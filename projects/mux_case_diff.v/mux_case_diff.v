==> flow/design.v <==
module mux_case_diff(a_in,b_in,s,clk,out);
input clk;
input [7:0]a_in;
input [7:0]b_in;
input [1:0]s;
output reg [7:0]out;
always @(posedge clk)
begin
case(s)
2'd0:out<=a_in^b_in;
2'd1:out<=a_in&b_in;
2'd2:out<=a_in | b_in;
default:out<=~a_in;
endcase
end
endmodule
---- From RTL to reports: mux_case_diff ----
Tool output for the design above, in the order of the flow.
Line numbers count from 1 in the design file above.
Operators: Yosys type, input widths -> output width; for muxes data width and select width s.
Library cell names are shortened.
A cell with -- has no value.
set-up
  design top .............................. mux_case_diff
  clock port .............................. clk
  library ................................. sky130hd
  library corner .......................... tt_025C_1v80

---- After elaboration ----
Source: Yosys, flattened and elaborated, memories not mapped. Widths are those after wreduce; folded enables and synchronous resets count as part of the registers. Registers that Yosys merges into a memory's read port (data or address) are not register bits. Print and check cells do not count. Equal cells are merged and count once.
word-level totals
  word-level cells ........................ 9
  register bits after elaboration ......... 8
  input bits .............................. 19
cells by class
  reduce/logical cells .................... 1
  eq/ne operators ......................... 2
  bitwise gates (word level) .............. 4
  multiplexer cells ....................... 1
operator list
  kind                number
  $pmux 8 s3          1
  $and 8x8->8         1
  $or 8x8->8          1
  $xor 8x8->8         1
  $not 8->8           1
  $eq 2x1->1 const B  1
  $eq 2x2->1 const B  1
  $logic_not 2->1     1

---- Logic depth ----
Yosys ltp: most cells in a row. Word level: on the elaborated netlist, between registers, memories and ports. Mapped: between sequential cells and ports; inverters and the memories' decode and read muxes count.
depth
  depth in word-level cells ............... 2
  ABC_AREA ................................ 0
  gate-level depth with buffers ........... 4
  mapped depth without buffers ............ 4

---- After synthesis ----
Yosys stat after the flow's synthesis: flattened, memories mapped to cells. It holds for the ABC_AREA given above (unset counts as 0); a run with the other value may have another netlist.
The area totals of this step are shown rounded.
cell types
  cell     number
  ha_1     16
  mux4_2   8
  dfxtp_1  8
  inv_1    24
  buf_6    2
synthesis totals
  mapped area ............................. 653 sq um
  mapped cells ............................ 58
  buffer cells ............................ 2
  flip-flop cells ......................... 8

---- Timing after synthesis ----
OpenSTA on the mapped netlist: ideal clock, no wires. The path of least setup slack (recovery checks aside). Input and output delay are each 20% of the period. Register names are those of the netlist, which keeps one name where synthesis merged equal registers.
timing post-synthesis
  kind .................................... input -> register
  from .................................... input port a_in[0]
  to ...................................... register out[0]
  delay of the path ....................... 0.859 ns
  setup slack ............................. 0.117 ns
  arrival ................................. 0.969 ns
  stages on the path ...................... 3
  period .................................. 1.22 ns
  input delay ............................. 0.244 ns
  required time ........................... 1.086 ns
  buffers on the path ..................... 0
  time at the first pin ................... 0.244 ns
  period reached after synthesis .......... 1.103 ns
"delay of the path" is the arrival time less input delay plus setup time.
"stages on the path": output pins that drive a net of the path, with the launching flip-flop's if there is one; two outputs of one cell count as two.
"period reached after synthesis" = period - worst setup slack (recovery checks aside). The figure is calculated, with input and output delays left at 20% of the set period.
Between the ends stands the longest chain of elaborated cells between them, by number of cells; it is not shown to be the way that was timed. Of several equally long chains one is given.
Each line given opens the expression or statement behind the cell; cells for indexed reads and writes are added by Yosys, which also makes memories of some case tables.
At most two assigning lines are given for a register; there are more.
on the way, post-synthesis
  cells stage by stage .................... inv_1 ha_1 mux4_2
  cells in the longest elaborated chain ... 2
  elaborated cells between the ends (all ways) .. 5
  RTL lines with such cells ............... 5
RTL lines, path post-synthesis
  item         RTL line  text
  from (decl)  3         input [7:0]a_in;
  $not 8->8    13        default:out<=~a_in;
  $pmux 8 s3   9         case(s)
  to (assign)  10        2'd0:out<=a_in^b_in;
  to (assign)  11        2'd1:out<=a_in&b_in;
  to (decl)    6         output reg [7:0]out;

# Flow runs of mux_case_diff

mux_case_diff on sky130hd: 2 stored runs with different settings, listed in no order. Input and output delays are each 20% of the period that was set; the output load is 0.01 pF.

---- run 1 ----
settings
  period_ns = 1.5
  CORE_UTILIZATION = 68
  PLACE_DENSITY_LB_ADDON = 0.01
  CELL_PAD_IN_SITES_GLOBAL_PLACEMENT = 3
  CELL_PAD_IN_SITES_DETAIL_PLACEMENT = 1
  TNS_END_PERCENT = 45
  ABC_AREA = 0
  CTS_CLUSTER_SIZE = 70
  SLEW_MARGIN = 25
  MAX_ROUTING_LAYER = met5
  CAP_MARGIN = 20
  CORE_MARGIN = 2
results
  no results, placement failed with FLW-0024

---- run 2 ----
settings
  period_ns = 1.74
  CORE_UTILIZATION = 68
  SETUP_SLACK_MARGIN = 0.02
  PLACE_DENSITY = 0.42
  CORE_ASPECT_RATIO = 0.83
  CORE_MARGIN = 2
  CELL_PAD_IN_SITES_GLOBAL_PLACEMENT = 3
  ABC_AREA = 1
  GPL_ROUTABILITY_DRIVEN = 0
  CAP_MARGIN = 20
  SLEW_MARGIN = 15
  MIN_ROUTING_LAYER = met1
results
  no results, floorplanning failed with PDN-0185
